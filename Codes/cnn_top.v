==> flow/design.v <==
module cnn_top(input clk, input rst, input [7:0] pixel_in, output [7:0] result);
    wire [7:0] conv_out;
    wire [7:0] relu_out;
    wire [7:0] pool_out;
    wire [7:0] fc_out;
    conv_layer u1 (.clk(clk), .rst(rst), .pixel_in(pixel_in), .pixel_out(conv_out));
    relu_layer u2 (.data_in(conv_out), .data_out(relu_out));
    pool_layer u3 (.clk(clk), .rst(rst), .data_in(relu_out), .data_out(pool_out));
    fc_layer   u4 (.clk(clk), .rst(rst), .data_in(pool_out), .data_out(fc_out));
    assign result = fc_out;
endmodule
module conv_layer(input clk, input rst, input [7:0] pixel_in, output reg [7:0] pixel_out);
    reg [7:0] kernel = 8'd2;   
    always @(posedge clk or posedge rst) begin
        if (rst)
            pixel_out <= 0;
        else
            pixel_out <= pixel_in * kernel;
    end
endmodule
module fc_layer(input clk, input rst, input [7:0] data_in, output reg [7:0] data_out);
    reg [7:0] weight = 8'd3;
    always @(posedge clk or posedge rst) begin
        if (rst)
            data_out <= 0;
        else
            data_out <= data_in * weight;
    end
endmodule
module pool_layer(input clk, input rst, input [7:0] data_in, output reg [7:0] data_out);
    reg toggle;
    always @(posedge clk or posedge rst) begin
        if (rst) begin
            data_out <= 0;
            toggle <= 0;
        end else begin
            toggle <= ~toggle;
            if (toggle)
                data_out <= data_in;
        end
    end
endmodule
module relu_layer(input signed [7:0] data_in, output [7:0] data_out);
    assign data_out = (data_in[7] == 1) ? 8'd0 : data_in;   
endmodule
---- From RTL to reports: cnn_top ----
What the tools print for cnn_top, step after step.
Lines are those of the file above, counted from 1.
Cell names lack the library's common part.
The mark - stands for no value.
set-up
  top module .............................. cnn_top
  clock port .............................. clk
  cell library ............................ sky130hd
  library corner .......................... tt_025C_1v80

---- After elaboration ----
Yosys after proc, flatten, opt, wreduce and memory -nomap, before mapping. Enables and synchronous resets that opt folds into registers are not counted as muxes. Memory bits, and registers merged into a memory's read port (data or address), are not among the register bits. Print and check cells are not counted. Equal cells are merged and count once.
word-level totals
  register bits after elaboration ......... 24
  bits in latches ......................... 0
  RAM bits ................................ 0
  bits in read-only memories .............. 0
  word width x clocked read ports ......... 0
  memories kept ........................... 0
  input port bits ......................... 10
  output and inout bits ................... 8
operators by class
  $add $sub $neg .......................... 0
  $mul .................................... 1
  div/mod/pow operators ................... 0
  magnitude comparators ................... 0
  eq/ne operators ......................... 0
  shifts and indexed selects .............. 0
  mux-type cells .......................... 1
  bitwise operators ....................... 1
  reduce/logical cells .................... 0
operator list
  cell                                                                 count
  8-bit by 2-bit multiplier with 8-bit output (second input constant)  1
  7-bit two-way mux                                                    1
  1-bit NOT                                                            1

---- Longest topological paths ----
Yosys ltp: most cells in a row. Word level: on the elaborated netlist, between registers, memories and ports. Mapped: between sequential cells and ports; inverters and the memories' decode and read muxes count.
logic depth
  depth after elaboration ................. 1
  ABC_AREA ................................ 0
  gate-level depth with buffers ........... 5
  gate-level depth less buffers ........... 5

---- After synthesis ----
Source: synth_stat.txt of the flow (Yosys; design flattened, memories mapped). It holds for the ABC_AREA given above (unset counts as 0); a run with the other value may have another netlist.
cell types
  cell       count
  dfrtp_1    21
  ha_1       5
  nand3b_1   7
  inv_1      8
  o21ai_0    6
  fa_1       1
  a2111oi_2  1
  a21oi_1    2
  a211o_1    1
  a21o_2     1
  a221oi_1   1
  o21a_2     1
  xnor2_1    1
  xor2_1     1
  a211oi_1   1
  a21o_1     1
  buf_4      1
  nor3b_1    1
Not listed: further types 4, cells in them 4.
mapped netlist
  cells in the netlist .................... 65
  chip area (Yosys) ....................... 847.1 um2
  flip-flop cells ......................... 21
By module: a second synthesis without flattening, with its own total; a netlist apart from the flattened one above.
unflattened totals
  cells (unflattened synthesis) ........... 81
  area total of the unflattened synthesis .. 1083.5 um2
Each row is one instance without its submodules.
by module
  module      instances  cells  area (um2)  seq. area (um2)
  fc_layer    1          42     474.2       200.2
  pool_layer  1          20     364.1       225.2
  conv_layer  1          10     190.2       175.2
  relu_layer  1          9      55.1        0.0
  cnn_top     1          0      0.0         0.0

---- Worst setup path after synthesis ----
Path of least setup slack by OpenSTA after synthesis, without wires, with an ideal clock, recovery checks aside; 20% of the period is set as input and as output delay. Where synthesis merged equal registers, the netlist keeps one of their names.
path post-synthesis
  path kind ............................... register -> register
  start point ............................. register u3.data_out[2]
  end point ............................... register u4.data_out[6]
  clock period ............................ 2.34 ns
  time at the first pin ................... 0.000 ns
  arrival ................................. 1.512 ns
  required time ........................... 2.260 ns
  path slack .............................. 0.748 ns
  path delay .............................. 1.592 ns
  stages .................................. 6
  period reached after synthesis .......... 1.592 ns
"path delay" = arrival - input delay + setup time.
"stages" counts driving pins, that of a launching flip-flop among them; a cell with two outputs on the path counts twice.
"period reached after synthesis" is the clock period less the worst setup slack; recovery checks do not enter. This is arithmetic on one report: input and output delays are still those of the set period (20% each).
The rows between start and end are the longest chain of elaborated cells between them; the timing report does not say that the signal goes this way. Where chains are equally long, one stands for them.
Each line given opens the expression or statement behind the cell; cells for indexed reads and writes are added by Yosys, which also makes memories of some case tables.
between the ends, post-synthesis
  path through ............................ dfrtp_1 > ha_1 > fa_1 > a21o_2 > a21oi_1 > xnor2_1
  cells in the longest elaborated chain ... 1
  elaborated cells on any way between the ends .. 1
  RTL lines with such cells ............... 1
RTL lines, path post-synthesis
  element                                      line  text
  from (decl)                                  30    module pool_layer(input clk, input rst, input [7:0] data_in, output reg [7:0] data_out);
  from (assign)                                34    data_out <= 0;
  from (assign)                                39    data_out <= data_in;
  8-bit by 2-bit multiplier with 8-bit output  27    data_out <= data_in * weight;
  to (assign)                                  25    data_out <= 0;
  to (assign)                                  27
  to (decl)                                    21    module fc_layer(input clk, input rst, input [7:0] data_in, output reg [7:0] data_out);

---- Worst path after layout ----
From the final timing report of entry A: the path of least setup slack in the routed layout; clock arrival at registers is part of the times.
path post-layout
  path kind ............................... register -> register
  start point ............................. register u3.data_out[3]
  end point ............................... register u4.data_out[7]
  clock period ............................ 1.57 ns
  time at the first pin ................... 0.30 ns
  arrival ................................. 1.81 ns
  required time ........................... 1.81 ns
  path slack .............................. 0.00 ns
  stages .................................. 5
The rows between start and end are the longest chain of elaborated cells between them; the timing report does not say that the signal goes this way. Where chains are equally long, one stands for them.
between the ends, post-layout
  path through ............................ dfrtp_2 > ha_1 > a211o_1 > a2111oi_2 > nand3b_1
  cells in the longest elaborated chain ... 1
  elaborated cells on any way between the ends .. 1
  RTL lines with such cells ............... 1
RTL lines, path post-layout
  element                                      line  text
  from (decl)                                  30    module pool_layer(input clk, input rst, input [7:0] data_in, output reg [7:0] data_out);
  from (assign)                                34    data_out <= 0;
  from (assign)                                39    data_out <= data_in;
  8-bit by 2-bit multiplier with 8-bit output  27    data_out <= data_in * weight;
  to (assign)                                  25    data_out <= 0;
  to (assign)                                  27
  to (decl)                                    21    module fc_layer(input clk, input rst, input [7:0] data_in, output reg [7:0] data_out);

Appendix: measured runs

cnn_top through Yosys and OpenROAD on sky130hd: 2 stored runs, unordered, with their settings and measured results. The constraints put input and output delay at 20% of the set period each and load the outputs with 0.01 pF.
By "period reached" is meant the clock period of the run minus its worst setup slack. This is arithmetic on one report: input and output delays are still those of the set period (20% each).
"critical path time" is the time allowed to the run's worst setup path (the clock period less input and output delay, where it has them) less its slack. Clock arrival times count: a late capture clock shortens it, a late launch clock lengthens it.
"total power of the final layout" rests on the timing tool's default activity at the inputs, not on a simulated workload.

---- entry A ----
settings
  period_ns = 1.57
  CORE_UTILIZATION = 34
  PLACE_DENSITY = 0.67
  CORE_MARGIN = 9
  CELL_PAD_IN_SITES_DETAIL_PLACEMENT = 0
  GPL_TIMING_DRIVEN = 0
  GPL_ROUTABILITY_DRIVEN = 1
  CTS_CLUSTER_SIZE = 40
  SLEW_MARGIN = 30
  MAX_ROUTING_LAYER = met4
  CAP_MARGIN = 20
results
  die outline area ........................ 4612.4 um2
  total negative setup slack .............. 0.000 ns
  worst slack on setup checks ............. 0.001 ns
  final utilization ....................... 0.493
  chip area in the Yosys report ........... 847.1 um2
  critical path time ...................... 1.57 ns
  worst setup path type ................... register -> register
  standard-cell area after layout ......... 1132.3 um2
  total power of the final layout ......... 0.001022 W
  period reached .......................... 1.569 ns

---- entry B ----
settings
  period_ns = 1.69
  CORE_UTILIZATION = 54
  CAP_MARGIN = 20
  CORE_MARGIN = 2
  SLEW_MARGIN = 20
results
  die outline area ........................ 1901.4 um2
  total negative setup slack .............. 0.000 ns
  worst slack on setup checks ............. 0.081 ns
  final utilization ....................... 0.705
  chip area in the Yosys report ........... 847.1 um2
  critical path time ...................... 1.61 ns
  worst setup path type ................... register -> register
  standard-cell area after layout ......... 1049.8 um2
  total power of the final layout ......... 0.0009216 W
  period reached .......................... 1.609 ns
